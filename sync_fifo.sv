==> flow/design.v <==
module sync_fifo #(parameter WIDTH=32, ADDR=4) (
  input clk, rst,clr,
  input wr_en, 
  input [WIDTH-1:0] wdata,
  input rd_en,
  output reg [WIDTH-1:0] rdata,
  output reg fifo_empty, fifo_full
);
  localparam DEPTH = 1<<ADDR ;
  reg [WIDTH-1:0] mem [0:DEPTH-1];
  reg [ADDR:0] wr_ptr, rd_ptr;
  wire [ADDR:0] wr_ptr_nxt, rd_ptr_nxt;
  wire   fifo_empty_nxt, fifo_full_nxt;
  assign wr_ptr_nxt = wr_en  & ~fifo_full ? wr_ptr + 1'b1 : wr_ptr ;
  assign rd_ptr_nxt = rd_en  & ~fifo_empty ? rd_ptr + 1'b1 : rd_ptr ;
    assign fifo_full_nxt =  (wr_ptr_nxt[ADDR-1:0] == rd_ptr_nxt[ADDR-1:0]) && (wr_ptr_nxt[ADDR] != rd_ptr_nxt[ADDR]);
    assign fifo_empty_nxt = (wr_ptr_nxt == rd_ptr_nxt);
  always@ (posedge clk, negedge rst)
    if (~rst)
      begin
        fifo_empty<=1'b1;
        fifo_full<=1'b0;
        rd_ptr<=1'b0;
        wr_ptr<=1'b0;
      end
    else if (clr) 
      begin
        wr_ptr     <= '0;
        rd_ptr     <= '0;
        fifo_empty <= 1'b1;
        fifo_full  <= 1'b0;
      end
    else
      begin
        fifo_empty <= fifo_empty_nxt;
        fifo_full <= fifo_full_nxt;
        rd_ptr <= rd_ptr_nxt;
        wr_ptr <= wr_ptr_nxt;
      end
  always@ (posedge clk, negedge rst)
    begin  
      if (~rst)
        rdata <= 0;
      else
        begin
          if (wr_en && rd_en && ~fifo_full && ~fifo_empty)
            begin
              mem[wr_ptr[ADDR-1:0]] <= wdata;
              rdata <= mem[rd_ptr[ADDR-1:0]];
            end
          else if (wr_en & ~fifo_full)
            mem[wr_ptr[ADDR-1:0]] <= wdata;
          else if (rd_en & ~fifo_empty)
              rdata <= mem[rd_ptr[ADDR-1:0]];
        end
    end  
endmodule
# Tool chain data of sync_fifo
# What the tools print for sync_fifo, step after step.
# Lines are those of the file above, counted from 1.
# Operators: Yosys type, input widths -> output width; for muxes data width and select width s.
# Library cell names are shortened.
# The mark -- stands for no value.
dict set report design {
  design {sync_fifo}
  clock {clk}
  lib {sky130hd}
  pvt_corner {tt_025C_1v80}
}

# Word level
# Yosys after proc, flatten, opt, wreduce and memory -nomap, before mapping. Print and check cells are not counted. Equal cells are merged and count once.
dict set report bits {
  regBits 556
  word_cells 129
}
dict set report classes {
  add_sub_neg 2
  equal 34
  muxes 58
  logic 4
  n_reduce_logical 10
}
# cell count
set op_table {}
lappend op_table {{$mux 32} 51}
lappend op_table {{$pmux 32 s16} 1}
lappend op_table {{$eq 4x4->1 const B} 16}
lappend op_table {{$eq 4x3->1 const B} 8}
lappend op_table {{$mux 5} 4}
lappend op_table {{$eq 4x2->1 const B} 4}
lappend op_table {{$add 5x1->5 const B} 2}
lappend op_table {{$eq 4x1->1 const B} 2}
lappend op_table {{$logic_not 4->1} 2}
lappend op_table {{$eq 5x5->1} 1}
lappend op_table {{$logic_and 1x1->1} 4}
lappend op_table {{$reduce_and 2->1} 2}
lappend op_table {{$reduce_bool 2->1} 2}
lappend op_table {{$eq 4x4->1} 1}
lappend op_table {{$and 1x1->1} 2}
lappend op_table {{$not 1->1} 2}
lappend op_table {{$ne 2x2->1 const B} 1}
lappend op_table {{$mux 1} 2}
lappend op_table {{$ne 1x1->1} 1}

# Longest topological paths
# Depth = most cells in a row (Yosys ltp): at word level without a register or memory, in the mapped netlist without a sequential cell, where the memories' decode and read muxes count.
dict set report logic_depth {
  ltp_word 6
  abc_area 0
  ltp_mapped 10
}

# Mapped cells and area
# The flow's flattened synthesis, as Yosys stat reports it; memories are mapped. The netlist is that of the ABC_AREA named above (0 if unset); the other value can give another one.
# cell_type count area_total_um2
set by_type {}
lappend by_type {edfxtp_1 512 1.54E+04}
lappend by_type {dfrtp_1 43 1.08E+03}
lappend by_type {a22oi_1 98 735.706}
lappend by_type {mux2i_1 42 420.403}
lappend by_type {o22ai_1 46 287.776}
lappend by_type {o21ai_0 56 280.269}
lappend by_type {a221oi_1 31 271.51}
lappend by_type {a222oi_1 21 210.202}
lappend by_type {nand2_1 50 187.68}
lappend by_type {a211oi_1 23 172.666}
lappend by_type {clkbuf_1 46 172.666}
lappend by_type {buf_2 32 160.154}
lappend by_type {nor4_1 25 156.4}
lappend by_type {nor2_1 39 146.39}
lappend by_type {o21ai_1 23 115.11}
lappend by_type {a2bb2oi_1 12 105.101}
lappend by_type {ha_1 8 100.096}
lappend by_type {a311oi_1 10 87.584}
# Not listed: further types 34, cells in them 135.
dict set report mapped {
  stdcells 1252
  yosys_area_um2 21061.4
  seqArea_um2 16477.1
  ffs 556
}

# Path before layout
# Source: OpenSTA report_checks on the synthesized netlist (no wires, ideal clock, input and output delay 20% of the period each), path of least setup slack; recovery checks are left aside. Register names are those of the netlist, which keeps one name where synthesis merged equal registers.
dict set report synth_path {
  path_type {input-to-reg}
  startpoint {in wr_en}
  endpoint {reg mem[0][0]}
  period_ps 5280
  t_first_pin_ps 1056
  arrival_time_ps 3683
  t_required_ps 4819
  slack_ps 1136
  path_delay_ps 3088
  driving_pins 4
  n_path_buf 1
  period_less_setup_slack_ps 4144
}
# "path_delay_ps" = arrival - input delay + setup time.
# "driving_pins": output pins that drive a net of the path, with the launching flip-flop's if there is one; two outputs of one cell count as two.
# "period_less_setup_slack_ps" = period - worst setup slack (recovery checks aside). The figure is calculated, with input and output delays left at 20% of the set period.
# Between the ends stands the longest chain of elaborated cells between them, by number of cells; it is not shown to be the way that was timed. Of several equally long chains one is given.
# A line is the first line of the expression or statement that the cell stems from. Yosys adds cells for indexed reads and writes and turns some case tables into memories.
# Where a signal picks the word or bit written, the line may be left out of the assigning lines.
# The path ends at the enable pin of a flip-flop; only ways to that pin are counted.
dict set report synth_between {
  cell_sequence {nor2b_1 -> buf_2 -> nand3_1 -> nor3_1}
  elab_chain_len 5
}
# item line_no
set synth_lines {}
lappend synth_lines {{start, declared} 3} ;# input wr_en,
lappend synth_lines {{$logic_and 1x1->1 (3 in a row)} 46} ;# if (wr_en && rd_en && ~fifo_full && ~fifo_empty)
lappend synth_lines {{$reduce_bool 2->1} --}
lappend synth_lines {{$reduce_and 2->1} --}
lappend synth_lines {{end, declared} 10} ;# reg [WIDTH-1:0] mem [0:DEPTH-1];

# Timing after layout
# From the final timing report of run A: the path of least setup slack in the routed layout; clock arrival at registers is part of the times.
# The report prints the path's times to 10 ps; the period is as set.
dict set report layout_path {
  path_type {input-to-reg}
  startpoint {in wr_en}
  endpoint {reg mem[4][16]}
  period_ps 5940
  t_first_pin_ps 1190
  arrival_time_ps 3630
  t_required_ps 6170
  slack_ps 2540
  driving_pins 5
  n_path_buf 2
}
# Between the ends stands the longest chain of elaborated cells between them, by number of cells; it is not shown to be the way that was timed. Of several equally long chains one is given.
# Where a signal picks the word or bit written, the line may be left out of the assigning lines.
# The path ends at the enable pin of a flip-flop; only ways to that pin are counted.
dict set report layout_between {
  cell_sequence {clkdlybuf4s50_1 -> nor2b_1 -> nand3_1 -> nor2_4 -> buf_4}
  elab_chain_len 5
}
# item line_no
set layout_lines {}
lappend layout_lines {{start, declared} 3} ;# input wr_en,
lappend layout_lines {{$logic_and 1x1->1 (3 in a row)} 46} ;# if (wr_en && rd_en && ~fifo_full && ~fifo_empty)
lappend layout_lines {{$reduce_bool 2->1} --}
lappend layout_lines {{$reduce_and 2->1} --}
lappend layout_lines {{end, declared} 10} ;# reg [WIDTH-1:0] mem [0:DEPTH-1];

Subject: sync_fifo on sky130hd, stored results

Hello all,

Flow measurements of sync_fifo on sky130hd: 2 stored runs with different settings, listed in no order. Input and output delays are each 20% of the period that was set; the output load is 0.01 pF.
"clock_period_reached_ps" means the clock period less the worst setup slack. The figure is calculated, with input and output delays left at 20% of the set period.
By "timing.worst_path_ps" is meant the share of the clock period that the worst setup path is allowed (20% is reserved at inputs, 20% at outputs), minus its slack. Clock arrival times at its registers enter into it.
"final_power_uw" rests on the timing tool's default activity at the inputs, not on a simulated workload.
"timing.worst_path_ps" is known to 10 ps.

[flow] run A: files
==> flow/run.sh <==
#!/bin/bash
# the make line also repeats the synthesis and layout settings of config.mk as NAME=value (left out here)
make -C /OpenROAD-flow-scripts/flow DESIGN_CONFIG=/design/flow/config.mk WORK_HOME=/design/flow/orfs CLKGATE_MAP_FILE= finish
==> flow/config.mk <==
export PLATFORM = sky130hd
export DESIGN_NAME = sync_fifo
export DESIGN_NICKNAME = sync_fifo
export VERILOG_FILES = /design/flow/design.v
export SDC_FILE = /design/flow/constraint.sdc
export NUM_CORES = 4
export LEC_CHECK = 0
export ABC_AREA = 0
export CAP_MARGIN = 20
export CORE_MARGIN = 2
export CORE_UTILIZATION = 68
export CTS_CLUSTER_DIAMETER = 127
export MAX_ROUTING_LAYER = met4
export PLACE_DENSITY = 0.53
export SETUP_SLACK_MARGIN = -0.18
export SLEW_MARGIN = 20
export TNS_END_PERCENT = 90
==> flow/constraint.sdc <==
create_clock -name core_clock -period 5.94 [get_ports {clk}]
set_input_delay 1.1880 -clock core_clock [delete_from_list [all_inputs] [get_ports {clk}]]
set_output_delay 1.1880 -clock core_clock [all_outputs]
set_load 0.01 [all_outputs]

[flow] run A: metrics
[metrics] synthesis_area_um2 = 21061.4
[metrics] tns_setup_ps = 0
[metrics] stdcell_area_um2 = 24013.0
[metrics] dieArea_um2 = 32396.4
[metrics] util_pct = 78.7
[metrics] final_power_uw = 8531
[metrics] worst_setup_slack_ps = 2540
[metrics] clock_period_reached_ps = 3400
[metrics] worst_hold_slack_ps = 474
[metrics] timing.worst_path_ps = 2210
[metrics] timing.worst_path_kind = input-to-reg

[flow] run B: files
==> flow/run.sh <==
#!/bin/bash
# the make line also repeats the synthesis and layout settings of config.mk as NAME=value (left out here)
make -C /OpenROAD-flow-scripts/flow DESIGN_CONFIG=/design/flow/config.mk WORK_HOME=/design/flow/orfs CLKGATE_MAP_FILE= finish
==> flow/config.mk <==
export PLATFORM = sky130hd
export DESIGN_NAME = sync_fifo
export DESIGN_NICKNAME = sync_fifo
export VERILOG_FILES = /design/flow/design.v
export SDC_FILE = /design/flow/constraint.sdc
export NUM_CORES = 4
export LEC_CHECK = 0
export CAP_MARGIN = 20
export CORE_MARGIN = 2
export CORE_UTILIZATION = 40
export SLEW_MARGIN = 20
==> flow/constraint.sdc <==
create_clock -name core_clock -period 2.39 [get_ports {clk}]
set_input_delay 0.4780 -clock core_clock [delete_from_list [all_inputs] [get_ports {clk}]]
set_output_delay 0.4780 -clock core_clock [all_outputs]
set_load 0.01 [all_outputs]

[flow] run B: metrics
[metrics] util_pct = 48.8
[metrics] timing.worst_path_ps = 2320
[metrics] timing.worst_path_kind = reg-to-reg
[metrics] clock_period_reached_ps = 2324
[metrics] tns_setup_ps = 0
[metrics] stdcell_area_um2 = 25559.5
[metrics] worst_hold_slack_ps = 486
[metrics] worst_setup_slack_ps = 66
[metrics] final_power_uw = 21997
[metrics] dieArea_um2 = 54505.9
[metrics] synthesis_area_um2 = 21061.4

Thanks
